==> flow/design.v <==
`timescale 1ns / 1ps
module data_control(
    input clk,
    input [11:0] opfun, 
    output reg RegWrite, ALUSrc, AddSub, DataRead, DataWrite,
    output reg [1:0] RegDst, RegInSrc, FnClass, BrType, LogicFn, PCSrc
);
always @(posedge clk) begin
    casez (opfun)
        12'b001111xxxxxx: {RegWrite, RegDst, RegInSrc, ALUSrc, AddSub, LogicFn, FnClass, DataRead, DataWrite, BrType, PCSrc} = 17'b1_00_01_1_x_x_x_0_0_00_00;
        12'b000000100000: {RegWrite, RegDst, RegInSrc, ALUSrc, AddSub, LogicFn, FnClass, DataRead, DataWrite, BrType, PCSrc} = 17'b1_01_01_0_0_10_00_0_0_00_00;
        12'b000000100010: {RegWrite, RegDst, RegInSrc, ALUSrc, AddSub, LogicFn, FnClass, DataRead, DataWrite, BrType, PCSrc} = 17'b1_01_01_0_1_10_00_0_0_00_00;
        12'b000000101010: {RegWrite, RegDst, RegInSrc, ALUSrc, AddSub, LogicFn, FnClass, DataRead, DataWrite, BrType, PCSrc} = 17'b1_01_01_0_1_10_00_0_0_00_00;
        12'b001000xxxxxx: {RegWrite, RegDst, RegInSrc, ALUSrc, AddSub, LogicFn, FnClass, DataRead, DataWrite, BrType, PCSrc} = 17'b1_00_01_1_0_x_x_0_0_00_00;
        12'b001010xxxxxx: {RegWrite, RegDst, RegInSrc, ALUSrc, AddSub, LogicFn, FnClass, DataRead, DataWrite, BrType, PCSrc} = 17'b1_00_01_1_1_x_x_0_0_00_00;
        12'b000000100100: {RegWrite, RegDst, RegInSrc, ALUSrc, AddSub, LogicFn, FnClass, DataRead, DataWrite, BrType, PCSrc} = 17'b1_01_01_0_x_00_11_0_0_00_00;
        12'b000000100101: {RegWrite, RegDst, RegInSrc, ALUSrc, AddSub, LogicFn, FnClass, DataRead, DataWrite, BrType, PCSrc} = 17'b1_01_01_0_x_00_11_0_0_00_00;
        12'b000000100110: {RegWrite, RegDst, RegInSrc, ALUSrc, AddSub, LogicFn, FnClass, DataRead, DataWrite, BrType, PCSrc} = 17'b1_01_01_0_x_00_11_0_0_00_00;
        12'b000000100111: {RegWrite, RegDst, RegInSrc, ALUSrc, AddSub, LogicFn, FnClass, DataRead, DataWrite, BrType, PCSrc} = 17'b1_01_01_0_x_00_11_0_0_00_00;
        12'b001100xxxxxx: {RegWrite, RegDst, RegInSrc, ALUSrc, AddSub, LogicFn, FnClass, DataRead, DataWrite, BrType, PCSrc} = 17'b1_00_01_1_x_10_11_0_0_00_00;
        12'b001101xxxxxx: {RegWrite, RegDst, RegInSrc, ALUSrc, AddSub, LogicFn, FnClass, DataRead, DataWrite, BrType, PCSrc} = 17'b1_00_01_1_x_11_11_0_0_00_00;
        12'b001110xxxxxx: {RegWrite, RegDst, RegInSrc, ALUSrc, AddSub, LogicFn, FnClass, DataRead, DataWrite, BrType, PCSrc} = 17'b1_00_01_1_x_10_11_0_0_00_00;
        12'b100011xxxxxx: {RegWrite, RegDst, RegInSrc, ALUSrc, AddSub, LogicFn, FnClass, DataRead, DataWrite, BrType, PCSrc} = 17'b1_00_01_1_0_10_00_1_0_00_00;
        12'b101011xxxxxx: {RegWrite, RegDst, RegInSrc, ALUSrc, AddSub, LogicFn, FnClass, DataRead, DataWrite, BrType, PCSrc} = 17'b0_x_01_1_0_10_00_0_1_00_00;
        12'b000010xxxxxx: {RegWrite, RegDst, RegInSrc, ALUSrc, AddSub, LogicFn, FnClass, DataRead, DataWrite, BrType, PCSrc} = 17'b0_x_x_x_x_x_x_0_0_00_01;
        12'b000000001000: {RegWrite, RegDst, RegInSrc, ALUSrc, AddSub, LogicFn, FnClass, DataRead, DataWrite, BrType, PCSrc} = 17'b0_x_x_x_x_x_x_0_0_00_01;
        12'b000001xxxxxx: {RegWrite, RegDst, RegInSrc, ALUSrc, AddSub, LogicFn, FnClass, DataRead, DataWrite, BrType, PCSrc} = 17'b0_x_x_x_x_x_x_0_0_11_00;
        12'b000100xxxxxx: {RegWrite, RegDst, RegInSrc, ALUSrc, AddSub, LogicFn, FnClass, DataRead, DataWrite, BrType, PCSrc} = 17'b0_x_x_x_x_x_x_0_0_10_00;
        12'b000101xxxxxx: {RegWrite, RegDst, RegInSrc, ALUSrc, AddSub, LogicFn, FnClass, DataRead, DataWrite, BrType, PCSrc} = 17'b0_x_x_x_x_x_x_0_0_10_00;
        12'b000011xxxxxx: {RegWrite, RegDst, RegInSrc, ALUSrc, AddSub, LogicFn, FnClass, DataRead, DataWrite, BrType, PCSrc} = 17'b1_10_10_x_x_x_x_0_0_00_01;
        12'b000000001100: {RegWrite, RegDst, RegInSrc, ALUSrc, AddSub, LogicFn, FnClass, DataRead, DataWrite, BrType, PCSrc} = 17'b0_x_x_x_x_x_x_0_0_00_11;
        default: {RegWrite, RegDst, RegInSrc, ALUSrc, AddSub, LogicFn, FnClass, DataRead, DataWrite, BrType, PCSrc} = 17'b0_x_x_x_x_x_x_0_0_00_00;
    endcase
end
endmodule
## Reports on data_control

Tool output for the design above, in the order of the flow.
Lines are those of the file above, counted from 1.
Not given: -

| set-up | value |
|---|---|
| top | data_control |
| clock port | clk |
| standard-cell library | sky130hd |
| corner | tt_025C_1v80 |

## After elaboration

Counts by Yosys on the flattened word-level netlist (proc, flatten, opt, wreduce; memories kept). Register bits leave out memories and registers merged into their read ports (data or address); mux counts leave out enables and synchronous resets folded into registers. Print and check cells are left out. Cells with the same type and inputs are merged into one.

| storage and ports | value |
|---|---|
| flip-flop bits (word level) | 17 |
| input port bits | 13 |
| output and inout port bits | 17 |
| elaborated cells | 39 |

| operators by class | value |
|---|---|
| equality and inequality tests | 22 |
| mux-type cells | 1 |
| reductions and logical operators | 5 |

Operator list:

| cell | number |
|---|---|
| parallel mux 17 bit (select 15 bit) | 1 |
| == test 12 x 6 -> 1 bit with constant B | 7 |
| == test 12 x 10 -> 1 bit with constant B | 6 |
| == test 12 bit with constant B | 2 |
| == test 12 x 4 -> 1 bit with constant B | 2 |
| == test 12 x 8 -> 1 bit with constant B | 2 |
| == test 12 x 9 -> 1 bit with constant B | 2 |
| == test 12 x 7 -> 1 bit with constant B | 1 |
| OR reduction 2 bit | 4 |
| OR reduction 4 bit | 1 |

## Depth

Depth = most cells in a row (Yosys ltp): at word level without a register or memory, in the mapped netlist without a sequential cell, where the memories' decode and read muxes count.

| logic depth | value |
|---|---|
| depth in word-level cells | 3 |
| ABC_AREA | 0 |
| mapped depth | 5 |
| mapped depth without buffers | 4 |

## Mapped cells and area

Source: synth_stat.txt of the flow (Yosys; design flattened, memories mapped). It holds for the ABC_AREA given above (unset counts as 0); a run with the other value may have another netlist.

Cells by type:

| type | number | area in all (um^2) |
|---|---|---|
| sky130_fd_sc_hd__dfxtp_1 | 15 | 300.288 |
| sky130_fd_sc_hd__nor2_1 | 8 | 30.029 |
| sky130_fd_sc_hd__a21oi_1 | 5 | 25.024 |
| sky130_fd_sc_hd__nand2b_1 | 4 | 25.024 |
| sky130_fd_sc_hd__nor3_1 | 5 | 25.024 |
| sky130_fd_sc_hd__o211ai_2 | 2 | 25.024 |
| sky130_fd_sc_hd__nor4b_4 | 1 | 23.773 |
| sky130_fd_sc_hd__nand2_1 | 5 | 18.768 |
| sky130_fd_sc_hd__o41ai_2 | 1 | 16.266 |
| sky130_fd_sc_hd__buf_4 | 2 | 15.014 |
| sky130_fd_sc_hd__nand3_1 | 3 | 15.014 |
| sky130_fd_sc_hd__o21ai_0 | 3 | 15.014 |
| sky130_fd_sc_hd__and2_1 | 2 | 12.512 |
| sky130_fd_sc_hd__and3_1 | 2 | 12.512 |
| sky130_fd_sc_hd__nor2b_1 | 2 | 12.512 |
| sky130_fd_sc_hd__nor4_1 | 2 | 12.512 |
| sky130_fd_sc_hd__buf_6 | 1 | 11.261 |
| sky130_fd_sc_hd__or3b_4 | 1 | 11.261 |

Not listed: further types 18, cells in them 18.

| mapped netlist | value |
|---|---|
| standard cells after synthesis | 82 |
| mapped area | 724.4 um^2 |
| sequential area | 300.3 um^2 |
| flip-flop cells | 15 |
| buffers | 7 |

## Worst setup path after synthesis

OpenSTA on the mapped netlist: ideal clock, no wires. The path of least setup slack (recovery checks aside). Input and output delay are each 20% of the period. Register names are those of the netlist, which keeps one name where synthesis merged equal registers.

| path after synthesis | value |
|---|---|
| path kind | input to register |
| start point | in opfun[4] |
| end point | reg RegDst[0] |
| period | 1.57 ns |
| input delay | 0.314 ns |
| library setup time | 0.087 ns |
| time at the first pin | 0.314 ns |
| data arrival time | 1.130 ns |
| data required time | 1.483 ns |
| path slack | 0.353 ns |
| delay of the path | 0.903 ns |
| stages | 4 |
| buffers on the path | 0 |
| synthesis period reached | 1.217 ns |

"delay of the path" is the arrival time less input delay plus setup time.
"stages": output pins that drive a net of the path, with the launching flip-flop's if there is one; two outputs of one cell count as two.
"synthesis period reached" is the clock period less the worst setup slack; recovery checks do not enter. This is arithmetic on one report: input and output delays are still those of the set period (20% each).
The rows between start and end are the longest chain of elaborated cells between them; the timing report does not say that the signal goes this way. Where chains are equally long, one stands for them.
Each line given opens the expression or statement behind the cell; cells for indexed reads and writes are added by Yosys, which also makes memories of some case tables.

| between the ends, after synthesis | value |
|---|---|
| cell sequence | sky130_fd_sc_hd__or3b_4 sky130_fd_sc_hd__nor4b_4 sky130_fd_sc_hd__o21ai_2 sky130_fd_sc_hd__o31ai_1 |
| length of the longest elaborated chain | 3 |
| elaborated cells between the ends (all ways) | 28 |
| RTL lines with such cells | 1 |
| those cells by class | 22 x eq/ne; 1 x mux; 5 x reduce/logical |

Ends and longest elaborated chain, after synthesis:

| item | line | source |
|---|---|---|
| start: declaration | 4 | `input [11:0] opfun,` |
| == test 12 x 9 -> 1 bit | 9 | `casez (opfun)` |
| OR reduction 2 bit | - |  |
| parallel mux 17 bit (select 15 bit) | 9 |  |
| end: declaration | 6 | `output reg [1:0] RegDst, RegInSrc, FnClass, BrType, LogicFn, PCSrc` |

## Timing after layout

Path of least setup slack in the final report of stored run 2 (OpenROAD, finished layout, wires in). Where an end is a register, its clock arrival counts in the times.

| path post-layout | value |
|---|---|
| path kind | input to register |
| start point | in opfun[4] |
| end point | reg RegDst[0] |
| period | 0.794 ns |
| input delay | 0.16 ns |
| library setup time | 0.08 ns |
| time at the first pin | 0.16 ns |
| data arrival time | 1.09 ns |
| data required time | 0.98 ns |
| path slack | -0.11 ns |
| stages | 5 |
| buffers on the path | 1 |

The rows between start and end are the longest chain of elaborated cells between them; the timing report does not say that the signal goes this way. Where chains are equally long, one stands for them.

| between the ends, post-layout | value |
|---|---|
| cell sequence | sky130_fd_sc_hd__buf_6 sky130_fd_sc_hd__or3b_4 sky130_fd_sc_hd__nor4b_4 sky130_fd_sc_hd__o21ai_2 sky130_fd_sc_hd__o31ai_1 |
| length of the longest elaborated chain | 3 |
| elaborated cells between the ends (all ways) | 28 |
| RTL lines with such cells | 1 |
| those cells by class | 22 x eq/ne; 1 x mux; 5 x reduce/logical |

Ends and longest elaborated chain, post-layout:

| item | line | source |
|---|---|---|
| start: declaration | 4 | `input [11:0] opfun,` |
| == test 12 x 9 -> 1 bit | 9 | `casez (opfun)` |
| OR reduction 2 bit | - |  |
| parallel mux 17 bit (select 15 bit) | 9 |  |
| end: declaration | 6 | `output reg [1:0] RegDst, RegInSrc, FnClass, BrType, LogicFn, PCSrc` |

Wiki page: data_control / flow data

Below are 2 stored runs of the flow (Yosys, OpenROAD; platform sky130hd) on data_control, each with its settings and what was measured, unordered. Constraints: input delay and output delay 20% of the set period each, output load 0.01 pF.
"achieved period" = clock period - worst setup slack. The figure is calculated, with input and output delays left at 20% of the set period.
"critical path time" is the time allowed to the run's worst setup path (the clock period less input and output delay, where it has them) less its slack. Clock arrival times count: a late capture clock shortens it, a late launch clock lengthens it.

#### Stored run 1

| setting | value |
|---|---|
| period_ns | `0.842` |
| CORE_UTILIZATION | `47` |
| SETUP_SLACK_MARGIN | `0.14` |
| PLACE_DENSITY | `0.82` |
| CELL_PAD_IN_SITES_GLOBAL_PLACEMENT | `3` |
| CELL_PAD_IN_SITES_DETAIL_PLACEMENT | `0` |
| ABC_AREA | `0` |
| GPL_ROUTABILITY_DRIVEN | `1` |
| CTS_CLUSTER_SIZE | `80` |
| CTS_CLUSTER_DIAMETER | `140` |
| SLEW_MARGIN | `30` |
| CAP_MARGIN | `20` |
| CORE_MARGIN | `2` |

Did not finish, placement stopped with GPL-0301.

#### Stored run 2

| setting | value |
|---|---|
| period_ns | `0.794` |
| CORE_UTILIZATION | `23` |
| SETUP_SLACK_MARGIN | `0.07` |
| CORE_ASPECT_RATIO | `1.18` |
| CELL_PAD_IN_SITES_GLOBAL_PLACEMENT | `1` |
| TNS_END_PERCENT | `100` |
| GPL_TIMING_DRIVEN | `1` |
| GPL_ROUTABILITY_DRIVEN | `0` |
| CTS_CLUSTER_SIZE | `58` |
| CTS_CLUSTER_DIAMETER | `43` |
| MIN_ROUTING_LAYER | `met2` |
| CAP_MARGIN | `20` |
| CORE_MARGIN | `2` |
| SLEW_MARGIN | `20` |

| result | value |
|---|---|
| final worst hold slack | 0.230 ns |
| critical path time | 0.75 ns |
| worst setup path type | input to register |
| total negative slack | -1.684 ns |
| setup slack of the critical path | -0.110 ns |
| die size | 3616.3 um^2 |
| post-synthesis cell area | 724.4 um^2 |
| standard-cell area after layout | 1253.7 um^2 |
| achieved period | 0.904 ns |
